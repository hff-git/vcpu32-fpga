==> flow/design.v <==
parameter HUGO = 100;  
`default_nettype none
parameter   BYTE_LENGTH           = 8;
parameter   HALF_WORD_LENGTH      = 16;
parameter   WORD_LENGTH           = 32;
parameter   DBL_WORD_LENGTH       = 64;
parameter   SEG_ID_WORD_LENGTH    = 16;
parameter   RESET_IA_SEG          = 32'h0;
parameter   RESET_IA_OFS          = 32'hF0000000;
module Register #( 
    parameter WIDTH = WORD_LENGTH
    ) (
    input   logic                       clk,
    input   logic                       rst,
    inout   logic                       wEnable,
    input   logic[WORD_LENGTH-1:0]      d,
    output  logic[WORD_LENGTH-1:0]      q
    );
    localparam ZERO = { WIDTH{1'b0} };
    initial begin
        q = ZERO;
    end
    always @( posedge clk or negedge rst ) begin
        if ( ! rst ) begin
            q <= 0;
        end else begin            
            if ( wEnable ) q <= d;
        end 
    end
endmodule
module RegisterFile_1R_1W #( 
    parameter SIZE  = 8,
    parameter WIDTH = WORD_LENGTH
    ) (
    input  logic                    clk,                                   
    input  logic                    rst,                                    
    input  logic [$clog2(SIZE)-1:0] readAddr1,          
    output logic [WIDTH-1:0]        readData1,          
    input  logic                    writeEnable1,                        
    input  logic [$clog2(SIZE)-1:0] writeAddr1,        
    input  logic [WIDTH-1:0]        writeData1
    );
    initial begin
        readData1 = ZERO;
    end
    reg [WIDTH-1:0]                 regFile [$clog2(SIZE)-1:0];
    reg [$clog2(SIZE)-1:0]          shiftAdr;
    reg [SIZE-1:0]                  shiftReg;
    reg [$clog2(WIDTH)-1:0]         shiftCnt;
    integer                         i;
    localparam                      ZERO = {WIDTH{1'b0}};
    always @(posedge clk or negedge rst) begin
        if ( ~ rst ) begin
            for ( i = 0; i < SIZE; i = i + 1 ) begin
                regFile[i] <= ZERO;
            end
        end else begin
            if ( writeEnable1 ) begin
                if ( writeAddr1 != 0 ) regFile[writeAddr1] <= writeData1;
            end
        end
    end
    always @(*) begin
        readData1 = ( readAddr1 == 0 ) ? regFile[ readAddr1 ] : ZERO;
    end
endmodule
module RegisterFile_2R_1W #( 
    parameter SIZE  = 16,
    parameter WIDTH = WORD_LENGTH
    ) (
    input  logic                    clk,                   
    input  logic                    rst,                 
    input  logic [$clog2(SIZE)-1:0] readAddr1,       
    output logic [WIDTH-1:0]        readData1,      
    input logic [$clog2(SIZE)-1:0]  readAddr2,       
    output reg [WIDTH-1:0]          readData2,      
    input logic                     writeEnable1,          
    input logic [$clog2(SIZE)-1:0]  writeAddr1,      
    input logic [WIDTH-1:0]         writeData1,
    input    wire                   sClock,
    input    wire                   sEnable,
    input    wire                   sIn,
    output   reg                    sOut   
    );
    reg [WIDTH-1:0]                 regFile [$clog2(SIZE)-1:0];
    reg [$clog2(SIZE)-1:0]          shiftAdr;
    reg [SIZE-1:0]                  shiftReg;
    reg [$clog2(WIDTH)-1:0]         shiftCnt;
    integer                         i;
    localparam                      ZERO = {WIDTH{1'b0}};
    always @( posedge clk or negedge rst ) begin
        if ( ~ rst ) begin
            for ( i = 0; i < SIZE; i = i + 1 ) begin
                regFile[i] <= ZERO;
            end
        end else begin
            if ( writeEnable1 ) begin
                if ( writeAddr1 != 0 ) regFile[ writeAddr1 ] <= writeData1;
            end
        end
    end
    always @(*) begin
        readData1 = ( readAddr1 != 0 ) ? regFile[ readAddr1 ] : ZERO;
        readData2 = ( readAddr2 != 0 ) ? regFile[ readAddr2 ] : ZERO;
    end
endmodule
module RegisterFile_3R_2W #( 
    parameter SIZE  = 16,
    parameter WIDTH = WORD_LENGTH
    ) (
    input  logic                    clk,                   
    input  logic                    rst,                 
    input  logic [$clog2(SIZE)-1:0] readAddr1,       
    output logic [WIDTH-1:0]        readData1,      
    input logic [$clog2(SIZE)-1:0]  readAddr2,       
    output reg [WIDTH-1:0]          readData2,      
    input logic [$clog2(SIZE)-1:0]  readAddr3,       
    output logic [WIDTH-1:0]        readData3,      
    input logic                     writeEnable1,          
    input logic [$clog2(SIZE)-1:0]  writeAddr1,      
    input logic [WIDTH-1:0]         writeData1,     
    input logic                     writeEnable2,          
    input logic [$clog2(SIZE)-1:0]  writeAddr2,      
    input logic [WIDTH-1:0]         writeData2
    );
    reg [WIDTH-1:0]                 regFile [$clog2(SIZE)-1:0];
    reg [$clog2(SIZE)-1:0]          shiftAdr;
    reg [SIZE-1:0]                  shiftReg;
    reg [$clog2(WIDTH)-1:0]         shiftCnt;
    integer                         i;
    localparam                      ZERO = {WIDTH{1'b0}};
    always @( posedge clk or negedge rst ) begin
        if ( ~ rst ) begin
            for ( i = 0; i < SIZE; i = i + 1 ) begin
                regFile[i] <= ZERO;
            end
        end else begin
            if ( writeEnable1 ) begin
                if ( writeAddr1 != 0 ) regFile[ writeAddr1 ] <= writeData1;
            end
            if ( writeEnable2 && ( ! ( writeEnable1 && ( writeAddr1 == writeAddr2 )))) begin
                if ( writeAddr1 != 0 ) regFile[ writeAddr2 ] <= writeData2;
            end
        end
    end
    always @(*) begin
        readData1 = ( readAddr1 != 0 ) ? regFile[ readAddr1 ] : ZERO;
        readData2 = ( readAddr2 != 0 ) ? regFile[ readAddr2 ] : ZERO;
        readData3 = ( readAddr2 != 0 ) ? regFile[ readAddr3 ] : ZERO;
    end
endmodule
Tool chain data of RegisterFile_3R_2W

The steps from the RTL of RegisterFile_3R_2W to its reports follow in flow order.
Line numbers count from 1 in the design file above.
Operators: Yosys type, input widths -> output width; for muxes data width and select width s.
Not given: -

Design top: RegisterFile_3R_2W
Clock port: clk
Library: sky130hd
Library corner: tt_025C_1v80

Word-level counts

Counts by Yosys on the flattened word-level netlist (proc, flatten, opt, wreduce). Print and check cells are left out. Cells with the same type and inputs are merged into one.

Multiplexer cells: 30
Bitwise operators: 0
Equality and inequality tests: 16
Multipliers: 0
Div/mod/pow operators: 0
$lt $le $gt $ge: 0
Shifts and indexed selects: 0
Reduce/logical cells: 11
Add/subtract/negate cells: 0

Operator list:

| cell               | number |
| $mux 32            | 27 |
| $pmux 32 s4        | 3 |
| $eq 2x2->1 const B | 10 |
| $reduce_bool 4->1  | 3 |
| $eq 2x1->1 const B | 5 |
| $logic_not 2->1    | 5 |
| $eq 4x4->1         | 1 |
| $logic_and 1x1->1  | 2 |
| $logic_not 1->1    | 1 |

Bits in registers: 128
Input bits: 88
Clocked read ports x word width: 0
Bits in read-only memories: 0
Bits in writable memories: 0
Bits in latches: 0
Elaborated cells: 61
Memories kept: 0
Output and inout port bits: 96

Longest topological paths

Longest topological path by Yosys (ltp), each cell counted once; first at word level (registers and memories cut), then after technology mapping (sequential cells cut; the memories' decode and read muxes count).

Word-level depth: 7
ABC_AREA: 0
Mapped depth: 6
Depth with buffers taken out: 4

After synthesis

Yosys stat after the flow's synthesis: flattened, memories mapped to cells. It holds for the ABC_AREA given above (unset counts as 0); a run with the other value may have another netlist.
Totals and module areas in this step are rounded.

Cell types:

| cell                      | number | area in all (µm²) |
| sky130_fd_sc_hd__dfrtp_1  | 128    | 3.2E+03 |
| sky130_fd_sc_hd__mux2_2   | 213    | 2398.55 |
| sky130_fd_sc_hd__mux4_2   | 96     | 2.16E+03 |
| sky130_fd_sc_hd__nor2b_1  | 96     | 600.576 |
| sky130_fd_sc_hd__mux2_4   | 30     | 450.432 |
| sky130_fd_sc_hd__mux2_1   | 13     | 146.39 |
| sky130_fd_sc_hd__clkbuf_1 | 33     | 123.869 |
| sky130_fd_sc_hd__buf_2    | 16     | 80.077 |
| sky130_fd_sc_hd__buf_6    | 3      | 33.782 |
| sky130_fd_sc_hd__xor2_1   | 3      | 26.275 |
| sky130_fd_sc_hd__buf_4    | 3      | 22.522 |
| sky130_fd_sc_hd__or4_1    | 3      | 22.522 |
| sky130_fd_sc_hd__buf_1    | 5      | 18.768 |
| sky130_fd_sc_hd__nor4b_2  | 1      | 15.014 |
| sky130_fd_sc_hd__nor3b_2  | 1      | 12.512 |
| sky130_fd_sc_hd__nor4_1   | 2      | 12.512 |
| sky130_fd_sc_hd__nor4_2   | 1      | 12.512 |
| sky130_fd_sc_hd__or3_1    | 2      | 12.512 |

Not listed: further types 7, cells in them 9.

Buffer cells: 60
Cell count: 658
Flip-flop cells: 128
Chip area (Yosys): 9400 µm²
Sequential part of the area: 3200 µm²

Path before layout

Path of least setup slack by OpenSTA after synthesis, without wires, with an ideal clock, recovery checks aside; 20% of the period is set as input and as output delay. Where synthesis merged equal registers, the netlist keeps one of their names.

Kind: input -> output
From: input readAddr2[0]
To: output readData2[10]
Launch time at the first pin: 0.526 ns
Data required time: 2.104 ns
Buffers on the path: 2
Input delay: 0.526 ns
Path delay: 1.247 ns
Arrival: 1.773 ns
Stages: 4
External output delay: 0.526 ns
Setup slack: 0.331 ns
Period: 2.63 ns
Period reached after synthesis: 2.299 ns

"path delay" is the arrival time less input delay plus setup time.
At an output port there is no setup time.
"stages" counts driving pins, that of a launching flip-flop among them; a cell with two outputs on the path counts twice.
"period reached after synthesis" = period - worst setup slack (recovery checks aside). The figure is calculated, with input and output delays left at 20% of the set period.
Between the ends stands the longest chain of elaborated cells between them, by number of cells; it is not shown to be the way that was timed. Of several equally long chains one is given.
Each line given opens the expression or statement behind the cell; cells for indexed reads and writes are added by Yosys, which also makes memories of some case tables.

Cell sequence: sky130_fd_sc_hd__clkbuf_1 sky130_fd_sc_hd__buf_2 sky130_fd_sc_hd__mux4_2 sky130_fd_sc_hd__nor2b_1
Length of the longest elaborated chain: 3
Elaborated cells on any way between the ends: 7
Classes of those cells: eq/ne: 3; mux: 2; reduce/logical: 2

RTL lines, path after synthesis:

| element            | RTL line | source |
| start: declaration | 115      | `input logic [$clog2(SIZE)-1:0]  readAddr2,` |
| $eq 2x2->1         | 148      | `readData2 = ( readAddr2 != 0 ) ? regFile[ readAddr2 ] : ZERO;` |
| $pmux 32 s4        | 148      |  |
| $mux 32            | 148      |  |
| end: declaration   | 116      | `output reg [WIDTH-1:0]          readData2,` |

Worst path after layout

From the final timing report of job 1: the path of least setup slack in the routed layout; clock arrival at registers is part of the times.

Kind: input -> output
From: input readAddr3[0]
To: output readData3[0]
External output delay: 0.46 ns
Input delay: 0.46 ns
Buffers on the path: 4
Launch time at the first pin: 0.46 ns
Setup slack: 0.01 ns
Period: 2.3 ns
Stages: 6
Arrival: 1.83 ns
Data required time: 1.84 ns

Between the ends stands the longest chain of elaborated cells between them, by number of cells; it is not shown to be the way that was timed. Of several equally long chains one is given.

Cell sequence: sky130_fd_sc_hd__buf_6 sky130_fd_sc_hd__buf_12 sky130_fd_sc_hd__buf_12 sky130_fd_sc_hd__mux4_2 sky130_fd_sc_hd__nor2b_1 sky130_fd_sc_hd__dlygate4sd2_1
Length of the longest elaborated chain: 3
Elaborated cells on any way between the ends: 6
Source lines of those cells: 1
Classes of those cells: eq/ne: 3; mux: 2; reduce/logical: 1

RTL lines, path after layout:

| element            | RTL line | source |
| start: declaration | 117      | `input logic [$clog2(SIZE)-1:0]  readAddr3,` |
| $eq 2x2->1         | 149      | `readData3 = ( readAddr2 != 0 ) ? regFile[ readAddr3 ] : ZERO;` |
| $pmux 32 s4        | 149      |  |
| $mux 32            | 149      |  |
| end: declaration   | 118      | `output logic [WIDTH-1:0]        readData3,` |

Memo
Re: implementation data of RegisterFile_3R_2W

Stored flow runs of RegisterFile_3R_2W (2 of them; Yosys, OpenROAD, sky130hd). They differ in their settings and are not a sequence. Constraints: input delay and output delay 20% of the set period each, output load 0.01 pF.
"period achieved" is the run's clock period less its worst setup slack. It is reckoned from that one timing run; input and output delays stay at 20% of the period that was set.
"time on the worst setup path" means the part of the period allowed to the worst setup path (the constraints hold back 20% at inputs and 20% at outputs) less its slack; where the path has registers, the arrival times of their clocks count too.
The measured numbers are rounded.
Settings: - = not set for that run.

| item                                  | job 1           | job 2           |
| period_ns                             | 2.3             | 2.32            |
| CORE_UTILIZATION                      | 62              | 53              |
| PLACE_DENSITY_LB_ADDON                | 0.04            | -               |
| CORE_MARGIN                           | 10              | 2               |
| GPL_TIMING_DRIVEN                     | 1               | -               |
| GPL_ROUTABILITY_DRIVEN                | 0               | -               |
| CTS_CLUSTER_SIZE                      | 92              | -               |
| CAP_MARGIN                            | 15              | 20              |
| SLEW_MARGIN                           | 20              | 20              |
| post-synthesis cell area (µm²)        | 9400            | 9400            |
| full die area (µm²)                   | 20000           | 19000           |
| standard-cell area after layout (µm²) | 13000           | 13000           |
| setup slack of the worst path (ns)    | 0.007           | 0.027           |
| sum of negative setup slack (ns)      | 0.000           | 0.000           |
| period achieved (ns)                  | 2.293           | 2.293           |
| time on the worst setup path (ns)     | 1.37            | 1.36            |
| worst path kind                       | input -> output | input -> output |
